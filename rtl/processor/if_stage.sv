==> flow/design.v <==
module if_stage  (input logic 	      clk,              
				  input logic 	      rst,              
				  input logic 	      mem_wb_valid_inst, 
			      input logic   	  ex_take_branch_out, 
				  input logic [31:0]  ex_target_PC_out,   
				  input logic [31:0]  Imem2proc_data,     
				  input logic         PC_stall,           
				  output logic [31:0] proc2Imem_addr,     
				  output logic [31:0] if_PC_out,          
				  output logic [31:0] if_NPC_out,         
			      output logic [31:0] if_IR_out,          
				  output logic        if_valid_inst_out   
				  );
logic [31:0] PC_reg; 				    
logic [31:0] PC_plus_4;
logic [31:0] next_PC;
logic 	PC_enable;
assign proc2Imem_addr ={PC_reg[31:2], 2'b0};
assign if_IR_out = Imem2proc_data;
assign PC_plus_4 = PC_reg + 4;
assign next_PC = (ex_take_branch_out) ? ex_target_PC_out : PC_plus_4;
assign PC_enable = ex_take_branch_out | ~PC_stall;  
assign if_PC_out = PC_reg;
assign if_NPC_out = PC_plus_4;
always_ff @(posedge clk) begin
	if(rst)
		PC_reg <= 0;        
	else if(PC_enable)
		PC_reg <= next_PC;  
end 
assign if_valid_inst_out = 1;
endmodule   
# Reports on if_stage
# Tool output for the design above, in the order of the flow.
# Lines are those of the file above, counted from 1.
# Library cell names are shortened.
# The mark - stands for no value.
[setup] design="if_stage" clock="clk" library="sky130hd" corner="tt_025C_1v80"

# Word-level counts
# Yosys after proc, flatten, opt, wreduce and memory -nomap, before mapping. Enables and synchronous resets that opt folds into registers are not counted as muxes. Memory bits, and registers merged into a memory's read port (data or address), are not among the register bits. Print and check cells are not counted. Equal cells are merged and count once.
[word_totals] register_bits=32 latchBits=0 mem_bits_rw=0 rom_bits=0 clocked_rd_ports_x_width=0 memories=0 inputBits=69 out_inout_bits=129
[op_classes] addsub=1 n_mul=0 div_mod_pow=0 cmp=0 equal=0 shifts=0 mux=1 n_logic=2 reduce_logical=0
[op_table] op="adder 32 x 3 -> 32 bit with constant B" count=1
[op_table] op="two-way mux 32 bit" count=1
[op_table] op="OR 1 bit" count=1
[op_table] op="NOT 1 bit" count=1

# Longest topological paths
# Depth = most cells in a row (Yosys ltp): at word level without a register or memory, in the mapped netlist without a sequential cell, where the memories' decode and read muxes count.
[logic_depth] ltp_word=2 ABC_AREA=0 depth_mapped=7

# Netlist
# Yosys stat after the flow's synthesis: flattened, memories mapped to cells. It holds for the ABC_AREA given above (unset counts as 0); a run with the other value may have another netlist.
# Totals and module areas in this step are rounded.
[mapped] mapped_cells=375 area_um2=2889 seq_area_um2=640.6 flip_flops=32 buffers=97
[types] cell_type="dfxtp_1" count=32 type_area_um2=640.614
[types] cell_type="buf_4" count=70 type_area_um2=525.504
[types] cell_type="xor2_1" count=22 type_area_um2=192.685
[types] cell_type="xnor2_1" count=20 type_area_um2=175.168
[types] cell_type="nor2_1" count=37 type_area_um2=138.883
[types] cell_type="a211oi_1" count=16 type_area_um2=120.115
[types] cell_type="and4_1" count=9 type_area_um2=78.826
[types] cell_type="nand2_1" count=21 type_area_um2=78.826
[types] cell_type="nor4_1" count=12 type_area_um2=75.072
[types] cell_type="a311oi_1" count=8 type_area_um2=70.067
[types] cell_type="nand4_1" count=11 type_area_um2=68.816
[types] cell_type="clkbuf_1" count=16 type_area_um2=60.058
[types] cell_type="nand4_2" count=4 type_area_um2=50.048
[types] cell_type="nor3_1" count=10 type_area_um2=50.048
[types] cell_type="a2111oi_0" count=5 type_area_um2=43.792
[types] cell_type="inv_1" count=10 type_area_um2=37.536
[types] cell_type="or3_1" count=6 type_area_um2=37.536
[types] cell_type="or4_1" count=5 type_area_um2=37.536
# Other cell types: 27; their cells: 61.

# Timing after synthesis
# Source: OpenSTA report_checks on the synthesized netlist (no wires, ideal clock, input and output delay 20% of the period each), path of least setup slack; recovery checks are left aside. Register names are those of the netlist, which keeps one name where synthesis merged equal registers.
[synth_path] path_kind="register to output" from="register PC_reg[2]" to="output port if_NPC_out[28]" period_ns=3.26 out_delay_ns=0.652 launch_ns=0.000 arrival_time_ns=2.030 path_slack_ns=0.578 delay_ns=2.030 stages=7 synth_period_reached_ns=2.682
# "delay_ns" is the arrival time less input delay plus setup time.
# A path that ends at an output port has no setup time.
# "stages" counts driving pins, that of a launching flip-flop among them; a cell with two outputs on the path counts twice.
# "synth_period_reached_ns" = period - worst setup slack (recovery checks aside). The figure is calculated, with input and output delays left at 20% of the set period.
# The rows between start and end are the longest chain of elaborated cells between them; the timing report does not say that the signal goes this way. Where chains are equally long, one stands for them.
# A line is the first line of the expression or statement that the cell stems from. Yosys adds cells for indexed reads and writes and turns some case tables into memories.
[synth_via] path_cell_list="dfxtp_1 -> ha_1 -> nand3_1 -> or3_1 -> clkbuf_1 -> nor3_1 -> xor2_1" elab_chain_len=1 cone_cells=1 cone_lines=1 classes_between="add/sub (1)"
[synth_rtl] item="start, declared" line=14 source="logic [31:0] PC_reg;"
[synth_rtl] item="start, assigned" line=27 source="PC_reg <= 0;"
[synth_rtl] item="start, assigned" line=29 source="PC_reg <= next_PC;"
[synth_rtl] item="adder 32 x 3 -> 32 bit" line=20 source="assign PC_plus_4 = PC_reg + 4;"
[synth_rtl] item="end, declared" line=10 source="output logic [31:0] if_NPC_out,"

# Worst path after layout
# Path of least setup slack in the final report of stored run 1 (OpenROAD, finished layout, wires in). Where an end is a register, its clock arrival counts in the times.
[layout_path] path_kind="register to output" from="register PC_reg[3]" to="output port if_NPC_out[16]" period_ns=4.21 out_delay_ns=0.84 launch_ns=0.28 arrival_time_ns=2.26 path_slack_ns=1.11 stages=9
# The rows between start and end are the longest chain of elaborated cells between them; the timing report does not say that the signal goes this way. Where chains are equally long, one stands for them.
[layout_via] path_cell_list="dfxtp_4 -> ha_4 -> nand3_1 -> buf_4 -> or3_4 -> buf_4 -> nor2_1 -> xor2_1 -> dlygate4sd2_1" elab_chain_len=1 cone_cells=1 cone_lines=1 classes_between="add/sub (1)"
[layout_rtl] item="start, declared" line=14 source="logic [31:0] PC_reg;"
[layout_rtl] item="start, assigned" line=27 source="PC_reg <= 0;"
[layout_rtl] item="start, assigned" line=29 source="PC_reg <= next_PC;"
[layout_rtl] item="adder 32 x 3 -> 32 bit" line=20 source="assign PC_plus_4 = PC_reg + 4;"
[layout_rtl] item="end, declared" line=10 source="output logic [31:0] if_NPC_out,"

Memo
Re: implementation data of if_stage

Top module if_stage; platform sky130hd; tools Yosys and OpenROAD; 2 stored runs in no particular order. Input and output delays are each 20% of the period that was set; the output load is 0.01 pF.
"period_less_ws_ns" is the run's clock period less its worst setup slack. It is reckoned from that one timing run; input and output delays stay at 20% of the period that was set.
"power_total_uw" rests on the timing tool's default activity at the inputs, not on a simulated workload.
The results are shown rounded.

[flow] stored run 1: files
==> flow/run.sh <==
#!/bin/bash
# the make line also repeats the synthesis and layout settings of config.mk as NAME=value (left out here)
make -C /OpenROAD-flow-scripts/flow DESIGN_CONFIG=/design/flow/config.mk WORK_HOME=/design/flow/orfs CLKGATE_MAP_FILE= finish
==> flow/config.mk <==
export PLATFORM = sky130hd
export DESIGN_NAME = if_stage
export DESIGN_NICKNAME = if_stage
export VERILOG_FILES = /design/flow/design.v
export SDC_FILE = /design/flow/constraint.sdc
export NUM_CORES = 4
export LEC_CHECK = 0
export ABC_AREA = 0
export CAP_MARGIN = 20
export CELL_PAD_IN_SITES_DETAIL_PLACEMENT = 2
export CELL_PAD_IN_SITES_GLOBAL_PLACEMENT = 2
export CORE_MARGIN = 2
export CORE_UTILIZATION = 25
export GPL_TIMING_DRIVEN = 1
export MIN_ROUTING_LAYER = met2
export SETUP_SLACK_MARGIN = 1.08
export SLEW_MARGIN = 20
export TNS_END_PERCENT = 80
==> flow/constraint.sdc <==
create_clock -name core_clock -period 4.21 [get_ports {clk}]
set_input_delay 0.8420 -clock core_clock [delete_from_list [all_inputs] [get_ports {clk}]]
set_output_delay 0.8420 -clock core_clock [all_outputs]
set_load 0.01 [all_outputs]

[flow] stored run 1: metrics
[metrics] synth_chip_area_um2 = 2889
[metrics] dieArea_um2 = 12430
[metrics] final_stdcell_area_um2 = 4257
[metrics] fin_util_pct = 37.4
[metrics] fin_ws_ns = 1.107
[metrics] tns_ns = 0.000
[metrics] hold_ws_ns = 0.528
[metrics] power_total_uw = 1059
[metrics] period_less_ws_ns = 3.103

[flow] stored run 2: files
==> flow/run.sh <==
#!/bin/bash
# the make line also repeats the synthesis and layout settings of config.mk as NAME=value (left out here)
make -C /OpenROAD-flow-scripts/flow DESIGN_CONFIG=/design/flow/config.mk WORK_HOME=/design/flow/orfs CLKGATE_MAP_FILE= finish
==> flow/config.mk <==
export PLATFORM = sky130hd
export DESIGN_NAME = if_stage
export DESIGN_NICKNAME = if_stage
export VERILOG_FILES = /design/flow/design.v
export SDC_FILE = /design/flow/constraint.sdc
export NUM_CORES = 4
export LEC_CHECK = 0
export CAP_MARGIN = 20
export CELL_PAD_IN_SITES_DETAIL_PLACEMENT = 0
export CELL_PAD_IN_SITES_GLOBAL_PLACEMENT = 0
export CORE_ASPECT_RATIO = 0.54
export CORE_MARGIN = 2
export CORE_UTILIZATION = 63
export CTS_CLUSTER_DIAMETER = 372
export GPL_ROUTABILITY_DRIVEN = 0
export GPL_TIMING_DRIVEN = 0
export PLACE_DENSITY_LB_ADDON = 0.2
export SETUP_SLACK_MARGIN = 1.06
export SLEW_MARGIN = 20
==> flow/constraint.sdc <==
create_clock -name core_clock -period 3.75 [get_ports {clk}]
set_input_delay 0.7500 -clock core_clock [delete_from_list [all_inputs] [get_ports {clk}]]
set_output_delay 0.7500 -clock core_clock [all_outputs]
set_load 0.01 [all_outputs]

[flow] stored run 2: stopped before the end: placement reported FLW-0024
